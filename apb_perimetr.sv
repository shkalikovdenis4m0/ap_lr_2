==> flow/design.v <==
module apb_perimetr
#(parameter storona_a_ADDR = 4'h0,  
  parameter storona_b_ADDR = 4'h4,  
  parameter output_reg_ADDR = 4'h8)   
(
    input wire PWRITE,             
    input wire PCLK,               
    input wire PSEL,               
    input wire [31:0] PADDR,       
    input wire [31:0] PWDATA,      
    output reg [31:0] PRDATA = 0,  
    input wire PENABLE,            
    output reg PREADY = 0          
);
reg [31:0] storona_a = 0;   
reg [31:0] storona_b = 0;   
reg [31:0] output_reg = 0;  
always @(posedge PCLK) 
begin
    if (PSEL && !PWRITE && PENABLE)  
     begin
        case(PADDR)
         4'h0: PRDATA <= storona_a;   
         4'h4: PRDATA <= storona_b;   
         4'h8: PRDATA <= output_reg;  
        endcase
        PREADY <= 1'd1;  
     end
     else if(PSEL && PWRITE && PENABLE)  
     begin
        case(PADDR)
         storona_a_ADDR: storona_a <= PWDATA;  
         storona_b_ADDR: storona_b <= PWDATA;  
        endcase
        PREADY <= 1'd1;     
     end
   if (PREADY)  
    begin
      PREADY <= !PREADY;
    end 
  end
always @(storona_a or storona_b) begin  
   output_reg <= 2*(storona_a + storona_b);
end
endmodule
### Tool chain data of apb_perimetr

The steps from the RTL of apb_perimetr to its reports follow in flow order.
Lines are those of the file above, counted from 1.
Library cell names are shortened.
Not given: --

| design | value |
|---|---|
| top module | apb_perimetr |
| clock port | PCLK |
| cell library | sky130hd |
| corner | tt_025C_1v80 |

### Elaborated design

Yosys after proc, flatten, opt, wreduce and memory -nomap, before mapping. Memory bits, and registers merged into a memory's read port (data or address), are not among the register bits. Print and check cells are not counted. Equal cells are merged and count once.

| storage and ports | value |
|---|---|
| output and inout bits | 33 |
| input bits | 68 |
| word-level cells | 23 |
| register bits | 97 |

| cells by class | value |
|---|---|
| equality and inequality tests | 2 |
| bitwise logic cells | 1 |
| $add $sub $neg | 1 |
| reduce/logical cells | 11 |
| muxes and demuxes | 4 |

Operator list:

| kind | count |
|---|---|
| case mux 32 bit (select 3 bit) | 1 |
| equality test 32 x 3 -> 1 bit (second input constant) | 1 |
| equality test 32 x 4 -> 1 bit (second input constant) | 1 |
| zero test 32 bit | 1 |
| adder 31 bit | 1 |
| AND reduction 3 bit | 2 |
| logical AND 1 bit | 4 |
| nonzero test 3 bit | 1 |
| 2-to-1 mux 1 bit | 3 |
| zero test 1 bit | 2 |
| AND reduction 2 bit | 1 |
| inverter 1 bit | 1 |

### Longest topological paths

Yosys ltp: most cells in a row. Word level: on the elaborated netlist, between registers, memories and ports. Mapped: between sequential cells and ports; inverters and the memories' decode and read muxes count.

| depth | value |
|---|---|
| depth in word-level cells | 5 |
| ABC_AREA | 0 |
| gate-level depth with buffers | 10 |
| mapped depth without buffers | 10 |

### Mapped cells and area

Source: synth_stat.txt of the flow (Yosys; design flattened, memories mapped). It holds for the ABC_AREA given above (unset counts as 0); a run with the other value may have another netlist.
Totals and module areas in this step are rounded.

Cell types:

| type | count | total area (sq um) |
|---|---|---|
| edfxtp_1 | 96 | 2.88E+03 |
| ha_1 | 30 | 375.36 |
| a21oi_1 | 41 | 205.197 |
| a22oi_2 | 14 | 175.168 |
| nand2_1 | 40 | 150.144 |
| xor2_1 | 17 | 148.893 |
| a21o_1 | 18 | 135.13 |
| o21ai_0 | 24 | 120.115 |
| xnor2_1 | 12 | 105.101 |
| nor2_1 | 25 | 93.84 |
| a22oi_1 | 11 | 82.579 |
| o21ai_1 | 16 | 80.077 |
| nand4_1 | 12 | 75.072 |
| nand3_1 | 13 | 65.062 |
| nor4_1 | 10 | 62.56 |
| buf_6 | 3 | 33.782 |
| clkbuf_1 | 9 | 33.782 |
| a211oi_1 | 4 | 30.029 |

Other cell types: 36; their cells: 57.

| mapped netlist | value |
|---|---|
| buffer cells | 18 |
| sequential part of the area | 2900 sq um |
| mapped area | 5300 sq um |
| flip-flops | 97 |
| cells in the netlist | 452 |

### Timing after synthesis

Source: OpenSTA report_checks on the synthesized netlist (no wires, ideal clock, input and output delay 20% of the period each), path of least setup slack; recovery checks are left aside. Register names are those of the netlist, which keeps one name where synthesis merged equal registers.

| path after synthesis | value |
|---|---|
| kind | input -> register |
| from | input port PADDR[27] |
| to | register storona_a[0] |
| data arrival time | 5.099 ns |
| driving pins on the path | 5 |
| library setup time | 0.502 ns |
| path delay | 4.375 ns |
| path slack | 0.530 ns |
| clock period | 6.13 ns |
| external input delay | 1.226 ns |
| time at the first pin | 1.226 ns |
| required time | 5.628 ns |
| buffers on the path | 1 |
| synthesis period reached | 5.6 ns |

"path delay" is the arrival time less input delay plus setup time.
"driving pins on the path": output pins that drive a net of the path, with the launching flip-flop's if there is one; two outputs of one cell count as two.
"synthesis period reached" = period - worst setup slack (recovery checks aside). The figure is calculated, with input and output delays left at 20% of the set period.
The rows between start and end are the longest chain of elaborated cells between them; the timing report does not say that the signal goes this way. Where chains are equally long, one stands for them.
Each line given opens the expression or statement behind the cell; cells for indexed reads and writes are added by Yosys, which also makes memories of some case tables.

| between the ends, after synthesis | value |
|---|---|
| path through | nor4_1 nand4_1 or2_1 buf_2 nor4_1 |
| cells in the longest elaborated chain | 2 |
| elaborated cells on any way between the ends | 2 |
| classes of those cells | reduce/logical: 2 |

RTL lines, path after synthesis:

| what | RTL line | text |
|---|---|---|
| start: declaration | 9 | `input wire [31:0] PADDR,` |
| zero test 32 bit | 31 | `case(PADDR)` |
| AND reduction 3 bit | -- |  |
| end: assignment | 32 | `storona_a_ADDR: storona_a <= PWDATA;` |
| end: declaration | 15 | `reg [31:0] storona_a = 0;` |

### Path in the finished layout

Path of least setup slack in the final report of flow run A (OpenROAD, finished layout, wires in). Where an end is a register, its clock arrival counts in the times.

| path after layout | value |
|---|---|
| kind | input -> register |
| from | input port PADDR[0] |
| to | register PRDATA[18] |
| path slack | 4.00 ns |
| data arrival time | 4.28 ns |
| time at the first pin | 1.66 ns |
| buffers on the path | 2 |
| driving pins on the path | 7 |
| external input delay | 1.66 ns |
| clock period | 8.3 ns |
| required time | 8.28 ns |
| library setup time | 0.36 ns |

The rows between start and end are the longest chain of elaborated cells between them; the timing report does not say that the signal goes this way. Where chains are equally long, one stands for them.
A register here has more assigning lines than the two given.
Only ways into the end's enable, where the timed path ends, are counted here.

| between the ends, after layout | value |
|---|---|
| path through | clkdlybuf4s50_1 nor4_1 nand4_1 nor2_1 nand2_1 nor3_2 buf_4 |
| cells in the longest elaborated chain | 3 |
| elaborated cells on any way between the ends | 5 |
| classes of those cells | eq/ne: 2; reduce/logical: 3 |

RTL lines, path after layout:

| what | RTL line | text |
|---|---|---|
| start: declaration | 9 | `input wire [31:0] PADDR,` |
| equality test 32 x 4 -> 1 bit | 22 | `case(PADDR)` |
| nonzero test 3 bit | -- |  |
| AND reduction 2 bit | -- |  |
| end: assignment | 23 | `4'h0: PRDATA <= storona_a;` |
| end: assignment | 24 | `4'h4: PRDATA <= storona_b;` |
| end: declaration | 11 | `output reg [31:0] PRDATA = 0,` |

==> results <==
Measured data: module apb_perimetr, platform sky130hd, 2 stored runs of the flow under differing settings, order arbitrary. Input and output delays are each 20% of the period that was set; the output load is 0.01 pF.
"allowed time less slack (worst setup path)": the worst setup path's part of the clock period (all of it between registers, 20% less for each end at a port) less its slack. A launch clock that arrives late makes it longer, a capture clock that arrives late makes it shorter.
"total power after layout" is the tool's figure for a default switching activity; nothing was simulated.
The measured numbers are rounded.

#### Flow run A

| setting | value |
|---|---|
| period_ns | `8.3` |
| CORE_UTILIZATION | `60` |
| SETUP_SLACK_MARGIN | `2.03` |
| PLACE_DENSITY | `0.81` |
| CORE_ASPECT_RATIO | `1.7` |
| CELL_PAD_IN_SITES_GLOBAL_PLACEMENT | `0` |
| TNS_END_PERCENT | `95` |
| GPL_TIMING_DRIVEN | `1` |
| CAP_MARGIN | `20` |
| CORE_MARGIN | `2` |
| SLEW_MARGIN | `20` |

| result | value |
|---|---|
| worst slack on setup checks | 4.0 ns |
| total power after layout | 980 µW |
| synthesis area | 5300 sq um |
| overall die area | 9600 sq um |
| allowed time less slack (worst setup path) | 2.64 ns |
| type of the worst setup path | input -> register |
| std-cell area (final layout) | 6700 sq um |

#### Flow run B

| setting | value |
|---|---|
| period_ns | `5.66` |
| CORE_UTILIZATION | `63` |
| CAP_MARGIN | `20` |
| CORE_MARGIN | `2` |
| SLEW_MARGIN | `20` |

| result | value |
|---|---|
| worst slack on setup checks | 1.5 ns |
| total power after layout | 1300 µW |
| synthesis area | 5300 sq um |
| overall die area | 9200 sq um |
| allowed time less slack (worst setup path) | 3.04 ns |
| type of the worst setup path | input -> register |
| std-cell area (final layout) | 6600 sq um |
